==> flow/design.v <==
`timescale 1ns/1ps 
module bfm_src_stream_if ( 
    input           wire                clk,
    input           wire                rst_n,
    input           wire    [15:0]      IMG_WIDTH,
    input           wire    [15:0]      IMG_HEIGHT, 
    input           wire    [15:0]      IMG_LINE_SPACE,
    input           wire    [15:0]      IMG_FRAME_SPACE,
    input           wire                m_axis_tready,
    output          wire                m_axis_tvalid,
    output          wire    [15:0]      m_axis_tdata,
    output          wire                m_axis_tuser,
    output          wire                m_axis_tlast,
    output          wire    [15:0]      frame_cnt
);
reg [15:0] cnt_col;
reg [15:0] cnt_row;
reg [15:0] space_cnt;
reg [15:0] frame_cnt_r;
reg [7:0] m_axis_tdata_r;
reg [1:0]  state;
reg m_axis_tuser_r;
reg m_axis_tlast_r;
reg m_axis_tvalid_r;
always @ (posedge clk,negedge rst_n)
begin 
    if (!rst_n) begin 
        state <= 2'd0;
    end 
    else case (state)
        2'd0:
            if (m_axis_tready) begin 
                state <= 2'd1;
            end 
            else begin 
                state <= 2'd0;
            end 
        2'd1:
            if ((m_axis_tready&m_axis_tvalid_r) && (cnt_col == IMG_WIDTH -2) && (cnt_row == IMG_HEIGHT -1)) begin 
                state <= 2'd3;
            end 
            else if ((m_axis_tready&m_axis_tvalid_r) && (cnt_col == IMG_WIDTH -2)) begin 
                state <= 2'd2;
            end 
            else begin 
                state <= 2'd1;
            end 
        2'd2:
            if (space_cnt >= IMG_LINE_SPACE-1) begin 
                state <= 2'd1;
            end 
            else begin 
                state <= 2'd2;
            end 
        2'd3:
            if (space_cnt >= IMG_FRAME_SPACE-2) begin 
                state <= 2'd0;
            end 
    endcase 
end 
always @ (posedge clk,negedge rst_n)
begin 
    if (!rst_n) begin 
        cnt_col <= 16'd0;
    end 
    else if (state == 1) begin 
        if (m_axis_tready&m_axis_tvalid_r) begin 
            cnt_col <= cnt_col + 1'd1;
        end 
        else begin 
            cnt_col <= cnt_col;
        end 
    end 
    else begin 
        cnt_col <= 16'd0;
    end 
end 
always @ (posedge clk,negedge rst_n)
begin 
    if (!rst_n) begin 
        cnt_row <= 16'd0;
    end 
    else if ((cnt_col == IMG_WIDTH -1) && (cnt_row == IMG_HEIGHT-1) && (m_axis_tready&m_axis_tvalid_r)) begin 
        cnt_row <= 16'd0;
    end 
    else if ((cnt_col == IMG_WIDTH -1) && (m_axis_tready&m_axis_tvalid_r)) begin 
        cnt_row <= cnt_row + 1'd1;
    end 
    else begin 
        cnt_row <= cnt_row;
    end 
end 
always @ (*)
begin 
    if (!rst_n) begin 
        m_axis_tuser_r <= 1'd0;
    end 
    else if (cnt_col == 0 && cnt_row == 0 && (m_axis_tready&m_axis_tvalid_r)) begin 
        m_axis_tuser_r <= 1'd1;
    end 
    else begin 
        m_axis_tuser_r <= 1'd0;
    end 
end 
assign m_axis_tuser = m_axis_tuser_r;
always @ (*)
begin 
    if (!rst_n) begin 
        m_axis_tlast_r <= 1'd0;
    end 
    else if ((m_axis_tready&m_axis_tvalid_r) && cnt_col == IMG_WIDTH-1) begin 
        m_axis_tlast_r <= 1'd1;
    end 
    else begin 
        m_axis_tlast_r <= 1'd0;
    end 
end 
assign m_axis_tlast = m_axis_tlast_r;
always @ (posedge clk,negedge rst_n)
begin 
    if (!rst_n) begin 
        m_axis_tvalid_r <= 1'd0;
    end 
    else if (state == 1 )begin 
        m_axis_tvalid_r <= 1'd1;
    end 
    else begin 
        m_axis_tvalid_r <= 1'd0;
    end 
end 
assign m_axis_tvalid = m_axis_tvalid_r;
always @ (posedge clk,negedge rst_n)
begin 
    if (!rst_n) begin 
        m_axis_tdata_r <= 16'd0;
    end 
    else if (m_axis_tvalid_r&m_axis_tready) begin 
        m_axis_tdata_r <= m_axis_tdata_r + 1'd1;
    end 
    else begin 
        m_axis_tdata_r <= m_axis_tdata_r;
    end 
end 
assign m_axis_tdata = {3{m_axis_tdata_r}};
always @ (posedge clk,negedge rst_n)
begin 
    if (!rst_n) begin 
        space_cnt <= 16'd0;
    end 
    else if (state == 2 || state == 3) begin 
        space_cnt <= space_cnt + 1'd1;
    end 
    else begin 
        space_cnt <= 16'd0;
    end 
end 
always @ (posedge clk,negedge rst_n)
begin 
    if (!rst_n) begin 
        frame_cnt_r <= 16'd0;
    end 
    else if (state == 3 && space_cnt == IMG_FRAME_SPACE-1) begin 
        frame_cnt_r <= frame_cnt_r + 1'd1;
    end 
    else begin 
        frame_cnt_r <= frame_cnt_r;
    end 
end 
assign frame_cnt = frame_cnt_r;
endmodule
---- Step by step through the tools: bfm_src_stream_if ----
The steps from the RTL of bfm_src_stream_if to its reports follow in flow order.
Line numbers count from 1 in the design file above.
Operators carry their Yosys type and port widths (W data, S select, Z words).
Library cell names are shortened.
Not given: --
set-up
  design top .............................. bfm_src_stream_if
  clock input ............................. clk
  library ................................. sky130hd
  library corner .......................... tt_025C_1v80

---- Word level ----
Yosys after proc, flatten, opt, wreduce and memory -nomap, before mapping. Memory bits, and registers merged into a memory's read port (data or address), are not among the register bits. Print and check cells are not counted. Equal cells are merged and count once.
bit counts
  flip-flop bits (word level) ............. 75
  output and inout port bits .............. 35
cells by class
  $add $sub $neg .......................... 11
  magnitude comparators ................... 2
  equal/unequal tests ..................... 9
  muxes and demuxes ....................... 16
  bitwise gates (word level) .............. 1
  reductions and logical operators ........ 15
operators by type and width
  cell                     number
  $eq A16 B32 Y1           4
  $mux W16                 5
  $sub A16 B1 Y17 const B  4
  $add A16 B1 Y16 const B  4
  $ge A16 B32 Y1           2
  $sub A16 B2 Y17 const B  2
  $logic_not A16 Y1        2
  $logic_and A1 B1 Y1      8
  $add A8 B1 Y8 const B    1
  $pmux W2 S4              1
  $mux W2                  4
  $mux W1                  6
  $eq A2 B2 Y1 const B     2
  $ne A2 B2 Y1 const B     2
  $reduce_bool A4 Y1       1
  $eq A2 B1 Y1 const B     1
  $logic_not A2 Y1         1
  $reduce_and A2 Y1        1
  $reduce_bool A2 Y1       1
  $and A1 B1 Y1            1
  $logic_or A1 B1 Y1       1

---- Logic depth ----
Longest topological path by Yosys (ltp), each cell counted once; first at word level (registers and memories cut), then after technology mapping (sequential cells cut; the memories' decode and read muxes count).
logic depth
  depth in word-level cells ............... 6
  ABC_AREA ................................ 0
  depth in mapped cells ................... 16
  mapped depth without buffers ............ 16

---- Synthesis result ----
Source: synth_stat.txt of the flow (Yosys; design flattened, memories mapped). It holds for the ABC_AREA given above (unset counts as 0); a run with the other value may have another netlist.
synthesis totals
  cells in the netlist .................... 859
  chip area (Yosys) ....................... 7151.9 um^2
  sequential part of the area ............. 1928.1 um^2
  flip-flops .............................. 77
  buffer cells ............................ 48
cells by type
  type      number
  dfrtp_1   76
  xnor2_1   80
  ha_1      46
  xor2_1    58
  nor2_1    61
  nand3_1   41
  nor3_1    41
  nand2_1   53
  nand4_1   31
  o21ai_0   29
  a21oi_1   28
  inv_1     37
  a21o_1    18
  nor4_1    21
  and3_1    18
  clkbuf_1  30
  mux2i_1   10
  nand2b_1  15
Other cell types: 50; their cells: 166.

---- Timing after synthesis ----
Path of least setup slack by OpenSTA after synthesis, without wires, with an ideal clock, recovery checks aside; 20% of the period is set as input and as output delay. Where synthesis merged equal registers, the netlist keeps one of their names.
path post-synthesis
  kind .................................... in2reg
  from .................................... input port IMG_LINE_SPACE[0]
  to ...................................... register state
  period .................................. 4.37 ns
  input delay ............................. 0.874 ns
  arrival ................................. 3.752 ns
  path slack .............................. 0.500 ns
  delay of the path ....................... 2.996 ns
  stages .................................. 15
  path buffers ............................ 0
  period reached after synthesis .......... 3.87 ns
"delay of the path" is the arrival time less input delay plus setup time.
"stages": output pins that drive a net of the path, with the launching flip-flop's if there is one; two outputs of one cell count as two.
"period reached after synthesis" is the clock period less the worst setup slack; recovery checks do not enter. This is arithmetic on one report: input and output delays are still those of the set period (20% each).
Where an end lacks its bit number, it is one bit of the signal, or one of the new flip-flops if synthesis recoded a state register.
The rows between start and end are the longest chain of elaborated cells between them; the timing report does not say that the signal goes this way. Where chains are equally long, one stands for them.
Each line given opens the expression or statement behind the cell; cells for indexed reads and writes are added by Yosys, which also makes memories of some case tables.
At most two assigning lines are given for a register; there are more.
on the way, post-synthesis
  path through ............................ inv_1 -> ha_1 -> nand2_1 -> or4_1 -> or2_2 -> or4_1 -> xor2_1 -> ha_1 -> a21o_1 -> a21oi_1 -> o211a_1 -> o31ai_1 -> o311a_1 -> a22o_1 -> a21o_1
  cells in the longest elaborated chain ... 4
  elaborated cells between the ends (all ways) .. 4
  source lines of those cells ............. 2
  those cells by class .................... 1 x add/sub; 1 x compare; 2 x mux
RTL lines, path post-synthesis
  element          line  RTL
  from (decl)      7     input           wire    [15:0]      IMG_LINE_SPACE,
  $sub A16 B1 Y17  49    if (space_cnt >= IMG_LINE_SPACE-1) begin
  $ge A16 B32 Y1   49
  $mux W2          49
  $pmux W2 S4      30    else case (state)
  to (assign)      28    state <= 2'd0;
  to (assign)      33    state <= 2'd1;
  to (decl)        21    reg [1:0]  state;

---- Path in the finished layout ----
From the final timing report of flow run B: the path of least setup slack in the routed layout; clock arrival at registers is part of the times.
path after layout
  kind .................................... in2out
  from .................................... input port IMG_WIDTH[2]
  to ...................................... output port m_axis_tlast
  period .................................. 8.54 ns
  input delay ............................. 1.71 ns
  external output delay ................... 1.71 ns
  arrival ................................. 5.20 ns
  path slack .............................. 1.63 ns
  stages .................................. 11
  path buffers ............................ 2
The rows between start and end are the longest chain of elaborated cells between them; the timing report does not say that the signal goes this way. Where chains are equally long, one stands for them.
on the way, after layout
  path through ............................ clkdlybuf4s50_1 -> inv_1 -> ha_1 -> or4b_2 -> o21ai_0 -> and3b_1 -> nor3_1 -> nor4bb_1 -> nand4b_1 -> nor2_1 -> clkdlybuf4s50_1
  cells in the longest elaborated chain ... 5
  elaborated cells between the ends (all ways) .. 5
  those cells by class .................... 1 x add/sub; 1 x eq/ne; 2 x mux; 1 x reduce/logical
RTL lines, path after layout
  element              line  RTL
  from (decl)          5     input           wire    [15:0]      IMG_WIDTH,
  $sub A16 B1 Y17      111   else if ((m_axis_tready&m_axis_tvalid_r) && cnt_col == IMG_WIDTH-1) begin
  $eq A16 B32 Y1       111
  $logic_and A1 B1 Y1  111
  $mux W1              111
  $mux W1              108   if (!rst_n) begin
  to (decl)            13    output          wire                m_axis_tlast,

==> results <==
Top module bfm_src_stream_if; platform sky130hd; tools Yosys and OpenROAD; 2 stored runs in no particular order. Input and output delays are each 20% of the period that was set; the output load is 0.01 pF.
"period achieved": clock period set for the run, less the worst setup slack. It is reckoned from that one timing run; input and output delays stay at 20% of the period that was set.
"worst setup path time" is the time allowed to the run's worst setup path (the clock period less input and output delay, where it has them) less its slack. Clock arrival times count: a late capture clock shortens it, a late launch clock lengthens it.
"total power of the final layout" is the tool's figure for a default switching activity; nothing was simulated.

======== flow run A ========
==> flow/run.sh <==
#!/bin/bash
# the make line also repeats the synthesis and layout settings of config.mk as NAME=value (left out here)
make -C /OpenROAD-flow-scripts/flow DESIGN_CONFIG=/design/flow/config.mk WORK_HOME=/design/flow/orfs CLKGATE_MAP_FILE= finish
==> flow/config.mk <==
export PLATFORM = sky130hd
export DESIGN_NAME = bfm_src_stream_if
export DESIGN_NICKNAME = bfm_src_stream_if
export VERILOG_FILES = /design/flow/design.v
export SDC_FILE = /design/flow/constraint.sdc
export NUM_CORES = 4
export LEC_CHECK = 0
export ABC_AREA = 0
export CAP_MARGIN = 20
export CELL_PAD_IN_SITES_DETAIL_PLACEMENT = 1
export CORE_MARGIN = 2
export CORE_UTILIZATION = 46
export CTS_CLUSTER_DIAMETER = 120
export CTS_CLUSTER_SIZE = 76
export GPL_ROUTABILITY_DRIVEN = 0
export PLACE_DENSITY_LB_ADDON = 0.15
export SETUP_SLACK_MARGIN = 0.31
export SLEW_MARGIN = 35
==> flow/constraint.sdc <==
create_clock -name core_clock -period 2.69 [get_ports {clk}]
set_input_delay 0.5380 -clock core_clock [delete_from_list [all_inputs] [get_ports {clk}]]
set_output_delay 0.5380 -clock core_clock [all_outputs]
set_load 0.01 [all_outputs]

-------- flow run A --------
  did not finish, clock tree synthesis stopped with DPL-0033

======== flow run B ========
==> flow/run.sh <==
#!/bin/bash
# the make line also repeats the synthesis and layout settings of config.mk as NAME=value (left out here)
make -C /OpenROAD-flow-scripts/flow DESIGN_CONFIG=/design/flow/config.mk WORK_HOME=/design/flow/orfs CLKGATE_MAP_FILE= finish
==> flow/config.mk <==
export PLATFORM = sky130hd
export DESIGN_NAME = bfm_src_stream_if
export DESIGN_NICKNAME = bfm_src_stream_if
export VERILOG_FILES = /design/flow/design.v
export SDC_FILE = /design/flow/constraint.sdc
export NUM_CORES = 4
export LEC_CHECK = 0
export CAP_MARGIN = 40
export CORE_ASPECT_RATIO = 0.76
export CORE_MARGIN = 2
export CORE_UTILIZATION = 34
export GPL_ROUTABILITY_DRIVEN = 1
export HOLD_SLACK_MARGIN = -0.07
export MAX_ROUTING_LAYER = met4
export PLACE_DENSITY_LB_ADDON = 0.05
export SLEW_MARGIN = 20
export TNS_END_PERCENT = 65
==> flow/constraint.sdc <==
create_clock -name core_clock -period 8.54 [get_ports {clk}]
set_input_delay 1.7080 -clock core_clock [delete_from_list [all_inputs] [get_ports {clk}]]
set_output_delay 1.7080 -clock core_clock [all_outputs]
set_load 0.01 [all_outputs]

-------- measured, flow run B --------
  smallest setup slack .................... 1.629 ns
  total power of the final layout ......... 989.3 µW
  standard-cell area after layout ......... 8630.8 um^2
  final design utilization ................ 41.5 %
  full die area ........................... 22221.6 um^2
  worst setup path time ................... 3.49 ns
  kind of the worst setup path ............ in2out
  worst hold slack ........................ 0.470 ns
  total negative slack on setup checks .... 0.000 ns
  synthesis area .......................... 7151.9 um^2
  period achieved ......................... 6.911 ns
